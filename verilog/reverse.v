==> flow/design.v <==
module reverse (
    input wire clk,            
    input wire rst_n,          
    input wire uart_rx,        
    output wire uart_tx        
);
    localparam CLK_FREQ = 27000000;
    localparam BAUD_RATE = 115200;
    localparam BAUD_DIV = CLK_FREQ / BAUD_RATE;   
    localparam IDLE = 0;
    localparam RECEIVING = 1;
    localparam TRANSMITTING = 2;
    reg [1:0] state;
    reg [7:0] buffer [0:31];   
    reg [4:0] rx_count;        
    reg [4:0] tx_count;        
    wire rx_ready;
    wire [7:0] rx_data;
    reg rx_clear;
    reg tx_start;
    reg [7:0] tx_data;
    wire tx_busy;
    uart_rx #(
        .CLK_FREQ(CLK_FREQ),
        .BAUD_RATE(BAUD_RATE)
    ) rx_inst (
        .clk(clk),
        .rst_n(rst_n),
        .rx(uart_rx),
        .rx_ready(rx_ready),
        .rx_data(rx_data),
        .rx_clear(rx_clear)
    );
    uart_tx #(
        .CLK_FREQ(CLK_FREQ),
        .BAUD_RATE(BAUD_RATE)
    ) tx_inst (
        .clk(clk),
        .rst_n(rst_n),
        .tx(uart_tx),
        .tx_start(tx_start),
        .tx_data(tx_data),
        .tx_busy(tx_busy)
    );
    always @(posedge clk or negedge rst_n) begin
        if (!rst_n) begin
            state <= IDLE;
            rx_count <= 0;
            tx_count <= 0;
            rx_clear <= 0;
            tx_start <= 0;
        end else begin
            rx_clear <= 0;
            tx_start <= 0;
            case (state)
                IDLE: begin
                    rx_count <= 0;
                    tx_count <= 0;
                    if (rx_ready) begin
                        buffer[0] <= rx_data;
                        rx_count <= 1;
                        rx_clear <= 1;
                        state <= RECEIVING;
                    end
                end
                RECEIVING: begin
                    if (rx_ready) begin
                        buffer[rx_count] <= rx_data;
                        rx_clear <= 1;
                        if (rx_count == 31) begin
                            state <= TRANSMITTING;
                            tx_count <= 0;
                        end else begin
                            rx_count <= rx_count + 1;
                        end
                    end
                end
                TRANSMITTING: begin
                    if (!tx_busy && tx_count < 32) begin
                        tx_data <= buffer[31 - tx_count];
                        tx_start <= 1;
                        tx_count <= tx_count + 1;
                    end else if (tx_count == 32 && !tx_busy) begin
                        state <= IDLE;
                    end
                end
                default: state <= IDLE;
            endcase
        end
    end
endmodule
module uart_rx #(
    parameter CLK_FREQ = 27000000,
    parameter BAUD_RATE = 115200
)(
    input wire clk,
    input wire rst_n,
    input wire rx,
    output reg rx_ready,
    output reg [7:0] rx_data,
    input wire rx_clear
);
    localparam BAUD_DIV = CLK_FREQ / BAUD_RATE;
    localparam HALF_BAUD = BAUD_DIV / 2;
    reg [1:0] rx_sync;
    reg [15:0] baud_counter;
    reg [3:0] bit_counter;
    reg [7:0] shift_reg;
    reg receiving;
    always @(posedge clk or negedge rst_n) begin
        if (!rst_n) begin
            rx_sync <= 2'b11;
            baud_counter <= 0;
            bit_counter <= 0;
            shift_reg <= 0;
            receiving <= 0;
            rx_ready <= 0;
            rx_data <= 0;
        end else begin
            rx_sync <= {rx_sync[0], rx};
            if (rx_clear) begin
                rx_ready <= 0;
            end
            if (!receiving) begin
                if (rx_sync[1] == 0) begin   
                    receiving <= 1;
                    baud_counter <= HALF_BAUD;
                    bit_counter <= 0;
                end
            end else begin
                if (baud_counter == 0) begin
                    baud_counter <= BAUD_DIV - 1;
                    if (bit_counter < 8) begin
                        shift_reg <= {rx_sync[1], shift_reg[7:1]};
                        bit_counter <= bit_counter + 1;
                    end else begin
                        receiving <= 0;
                        rx_data <= shift_reg;
                        rx_ready <= 1;
                    end
                end else begin
                    baud_counter <= baud_counter - 1;
                end
            end
        end
    end
endmodule
module uart_tx #(
    parameter CLK_FREQ = 27000000,
    parameter BAUD_RATE = 115200
)(
    input wire clk,
    input wire rst_n,
    output reg tx,
    input wire tx_start,
    input wire [7:0] tx_data,
    output reg tx_busy
);
    localparam BAUD_DIV = CLK_FREQ / BAUD_RATE;
    reg [15:0] baud_counter;
    reg [3:0] bit_counter;
    reg [7:0] shift_reg;
    always @(posedge clk or negedge rst_n) begin
        if (!rst_n) begin
            tx <= 1;
            tx_busy <= 0;
            baud_counter <= 0;
            bit_counter <= 0;
            shift_reg <= 0;
        end else begin
            if (!tx_busy) begin
                tx <= 1;   
                if (tx_start) begin
                    shift_reg <= tx_data;
                    tx_busy <= 1;
                    baud_counter <= BAUD_DIV - 1;
                    bit_counter <= 0;
                    tx <= 0;   
                end
            end else begin
                if (baud_counter == 0) begin
                    baud_counter <= BAUD_DIV - 1;
                    if (bit_counter < 8) begin
                        tx <= shift_reg[0];
                        shift_reg <= {1'b0, shift_reg[7:1]};
                        bit_counter <= bit_counter + 1;
                    end else if (bit_counter == 8) begin
                        tx <= 1;   
                        bit_counter <= bit_counter + 1;
                    end else begin
                        tx_busy <= 0;
                    end
                end else begin
                    baud_counter <= baud_counter - 1;
                end
            end
        end
    end
endmodule
### Reports on reverse

The steps from the RTL of reverse to its reports follow in flow order.
Lines are those of the file above, counted from 1.
Operators: Yosys type, input widths -> output width; for muxes data width and select width s.
Library cell names are shortened.
Not given: --

| set-up | value |
|---|---|
| design top | reverse |
| clock | clk |
| cell library | sky130hd |
| timing corner | tt_025C_1v80 |

### Word-level counts

Counts by Yosys on the flattened word-level netlist (proc, flatten, opt, wreduce). Print and check cells are left out.

| operators by class | value |
|---|---|
| add/sub/neg operators | 7 |
| magnitude comparators | 3 |
| equality and inequality tests | 77 |
| multiplexer cells | 58 |
| bitwise logic cells | 2 |
| reductions and logical operators | 53 |

Operators by type and width:

| kind | number |
|---|---|
| $pmux 8 s32 | 1 |
| $eq 5x5->1 const B | 32 |
| $reduce_and 4->1 | 33 |
| $mux 16 | 6 |
| $eq 5x4->1 const B | 16 |
| $mux 8 | 7 |
| $eq 5x3->1 const B | 8 |
| $mux 4 | 9 |
| $sub 16x1->16 const B | 2 |
| $logic_not 16->1 | 2 |
| $mux 5 | 5 |
| $mux 1 | 23 |
| $reduce_and 3->1 | 7 |
| $eq 5x2->1 const B | 4 |
| $ne 2x2->1 const B | 9 |
| $pmux 8 s2 | 1 |
| $pmux 5 s3 | 1 |
| $add 5x1->5 const B | 2 |
| $eq 5x1->1 const B | 2 |
| $logic_not 5->1 | 2 |
| $pmux 5 s2 | 1 |
| $add 4x1->4 const B | 2 |
| $lt 4x4->1 const B | 2 |
| $lt 5x6->1 const B | 1 |
| $pmux 2 s3 | 1 |
| $mux 2 | 3 |
| $sub 5x5->5 const A | 1 |
| $reduce_and 5->1 | 1 |

Not listed: further kinds 13, cells in them 16.

| bit counts | value |
|---|---|
| bits in registers | 348 |
| input port bits | 3 |
| output and inout bits | 1 |
| elaborated cells | 250 |

### Logic depth

Longest topological path by Yosys (ltp), each cell counted once; first at word level (registers and memories cut), then after technology mapping (sequential cells cut; the memories' decode and read muxes count).

| depth | value |
|---|---|
| depth after elaboration | 5 |
| ABC_AREA | 0 |
| mapped depth | 11 |
| gate-level depth less buffers | 8 |

### After synthesis

The flow's flattened synthesis, as Yosys stat reports it; memories are mapped. The netlist is that of the ABC_AREA named above (0 if unset); the other value can give another one.
The area totals of this step are shown rounded.

| mapped netlist | value |
|---|---|
| cell count | 1062 |
| cell area after synthesis | 14700 um2 |
| sequential area | 10100 um2 |
| flip-flops | 349 |
| buffers | 55 |

Cell types:

| cell type | number | total area (um2) |
|---|---|---|
| edfxtp_1 | 264 | 7.93E+03 |
| dfrtp_1 | 81 | 2.03E+03 |
| mux2_2 | 38 | 427.91 |
| mux2i_1 | 36 | 360.346 |
| nand2_1 | 72 | 270.259 |
| nor2_1 | 59 | 221.462 |
| o21ai_0 | 42 | 210.202 |
| ha_1 | 16 | 200.192 |
| a22oi_1 | 25 | 187.68 |
| nand3_1 | 37 | 185.178 |
| a21oi_1 | 30 | 150.144 |
| a31oi_1 | 24 | 150.144 |
| and2_1 | 23 | 143.888 |
| a32oi_1 | 13 | 113.859 |
| clkbuf_1 | 30 | 112.608 |
| nor2b_1 | 17 | 106.352 |
| dfstp_2 | 4 | 105.101 |
| nand4_1 | 16 | 100.096 |

Other cell types: 55; their cells: 235.
By module: a second synthesis without flattening, with its own total; a netlist apart from the flattened one above.

| unflattened totals | value |
|---|---|
| cell total of the unflattened synthesis | 1062 |
| area (unflattened synthesis) | 14900 um2 |

Rows give one instance, submodules left out.

Modules:

| module | times used | cells | area (um2) | sequential area (um2) |
|---|---|---|---|---|
| reverse | 1 | 725 | 11400 | 8300 |
| uart_rx | 1 | 161 | 1840 | 1000 |
| uart_tx | 1 | 176 | 1640 | 752 |

### Worst setup path after synthesis

Source: OpenSTA report_checks on the synthesized netlist (no wires, ideal clock, input and output delay 20% of the period each), path of least setup slack; recovery checks are left aside. Register names are those of the netlist, which keeps one name where synthesis merged equal registers.

| timing post-synthesis | value |
|---|---|
| kind | flip-flop to flip-flop |
| start point | register tx_count[3] |
| end point | register tx_data[5] |
| clock period | 3.68 ns |
| setup time | 0.261 ns |
| time at the first pin | 0.000 ns |
| arrival | 2.677 ns |
| data required time | 3.419 ns |
| slack | 0.742 ns |
| path delay | 2.938 ns |
| stages on the path | 12 |
| path buffers | 5 |
| period reached after synthesis | 2.938 ns |

"path delay" = arrival - input delay + setup time.
"stages on the path": output pins that drive a net of the path, with the launching flip-flop's if there is one; two outputs of one cell count as two.
"period reached after synthesis" = period - worst setup slack (recovery checks aside). The figure is calculated, with input and output delays left at 20% of the set period.
Between the ends stands the longest chain of elaborated cells between them, by number of cells; it is not shown to be the way that was timed. Of several equally long chains one is given.
Each line given opens the expression or statement behind the cell; cells for indexed reads and writes are added by Yosys, which also makes memories of some case tables.
At most two assigning lines are given for a register; there are more.
The path ends at the data pin of a flip-flop with enable; ways to the enable are not counted.

| between the ends, post-synthesis | value |
|---|---|
| cell sequence | dfrtp_1 > buf_2 > buf_2 > buf_2 > buf_1 > and3_1 > ha_1 > clkbuf_1 > a32oi_1 > o31ai_1 > or4_1 > o32a_1 |
| length of the longest elaborated chain | 3 |
| elaborated cells on any way between the ends | 34 |
| RTL lines with such cells | 1 |
| those cells by class | 1 x add/sub; 31 x eq/ne; 1 x mux; 1 x reduce/logical |

Ends and longest elaborated chain, post-synthesis:

| item | RTL line | RTL |
|---|---|---|
| start: declaration | 16 | `reg [4:0] tx_count;` |
| start: assignment | 49 | `tx_count <= 0;` |
| start: assignment | 82 | `tx_count <= tx_count + 1;` |
| $sub 5x5->5 | 80 | `tx_data <= buffer[31 - tx_count];` |
| $eq 5x5->1 | 80 |  |
| $pmux 8 s32 | 80 |  |
| end: assignment | 80 |  |
| end: declaration | 21 | `reg [7:0] tx_data;` |

### Timing after layout

From the final timing report of run 1: the path of least setup slack in the routed layout; clock arrival at registers is part of the times.

| timing after layout | value |
|---|---|
| kind | flip-flop to flip-flop |
| start point | register tx_count[2] |
| end point | register tx_data[6] |
| clock period | 3.05 ns |
| setup time | 0.21 ns |
| time at the first pin | 0.53 ns |
| arrival | 3.35 ns |
| data required time | 3.37 ns |
| slack | 0.02 ns |
| stages on the path | 8 |
| path buffers | 2 |

Between the ends stands the longest chain of elaborated cells between them, by number of cells; it is not shown to be the way that was timed. Of several equally long chains one is given.
At most two assigning lines are given for a register; there are more.
The path ends at the data pin of a flip-flop with enable; ways to the enable are not counted.

| between the ends, after layout | value |
|---|---|
| cell sequence | dfrtp_1 > nor2b_1 > clkbuf_1 > clkbuf_1 > a22oi_1 > o22ai_1 > a221oi_1 > a31oi_1 |
| length of the longest elaborated chain | 3 |
| elaborated cells on any way between the ends | 34 |
| RTL lines with such cells | 1 |
| those cells by class | 1 x add/sub; 31 x eq/ne; 1 x mux; 1 x reduce/logical |

Ends and longest elaborated chain, after layout:

| item | RTL line | RTL |
|---|---|---|
| start: declaration | 16 | `reg [4:0] tx_count;` |
| start: assignment | 49 | `tx_count <= 0;` |
| start: assignment | 82 | `tx_count <= tx_count + 1;` |
| $sub 5x5->5 | 80 | `tx_data <= buffer[31 - tx_count];` |
| $eq 5x5->1 | 80 |  |
| $pmux 8 s32 | 80 |  |
| end: assignment | 80 |  |
| end: declaration | 21 | `reg [7:0] tx_data;` |

Lab notebook: reverse

2 stored runs of reverse in the flow (synthesis by Yosys, layout by OpenROAD, sky130hd cells), in arbitrary order. Constraints: input delay and output delay 20% of the set period each, output load 0.01 pF.
"worst path time": the worst setup path's part of the clock period (all of it between registers, 20% less for each end at a port) less its slack. A launch clock that arrives late makes it longer, a capture clock that arrives late makes it shorter.
"total power of the final layout" rests on the timing tool's default activity at the inputs, not on a simulated workload.
Values from the reports are rounded here.

#### Run 1

| setting | value |
|---|---|
| period_ns | `3.05` |
| CORE_UTILIZATION | `39` |
| PLACE_DENSITY_LB_ADDON | `0.18` |
| CORE_ASPECT_RATIO | `1.37` |
| TNS_END_PERCENT | `60` |
| GPL_TIMING_DRIVEN | `0` |
| GPL_ROUTABILITY_DRIVEN | `1` |
| CTS_CLUSTER_SIZE | `19` |
| CAP_MARGIN | `25` |
| MIN_ROUTING_LAYER | `met1` |
| CORE_MARGIN | `2` |
| SLEW_MARGIN | `20` |

| result | value |
|---|---|
| utilization in the final report | 0.449 |
| total power of the final layout | 0.00959 W |
| worst path time | 3.03 ns |
| kind of the worst setup path | flip-flop to flip-flop |
| post-synthesis cell area | 14700 um2 |
| smallest setup slack | 0.024 ns |
| die outline area | 39200 um2 |
| setup total negative slack | 0.000 ns |

#### Run 2

| setting | value |
|---|---|
| period_ns | `1.73` |
| CORE_UTILIZATION | `49` |
| PLACE_DENSITY | `0.63` |
| CORE_ASPECT_RATIO | `0.71` |
| CORE_MARGIN | `3` |
| CELL_PAD_IN_SITES_GLOBAL_PLACEMENT | `1` |
| CELL_PAD_IN_SITES_DETAIL_PLACEMENT | `2` |
| GPL_TIMING_DRIVEN | `0` |
| CTS_CLUSTER_SIZE | `93` |
| CAP_MARGIN | `20` |
| SLEW_MARGIN | `5` |
| MAX_ROUTING_LAYER | `met5` |

No results, clock tree synthesis failed with DPL-0033.
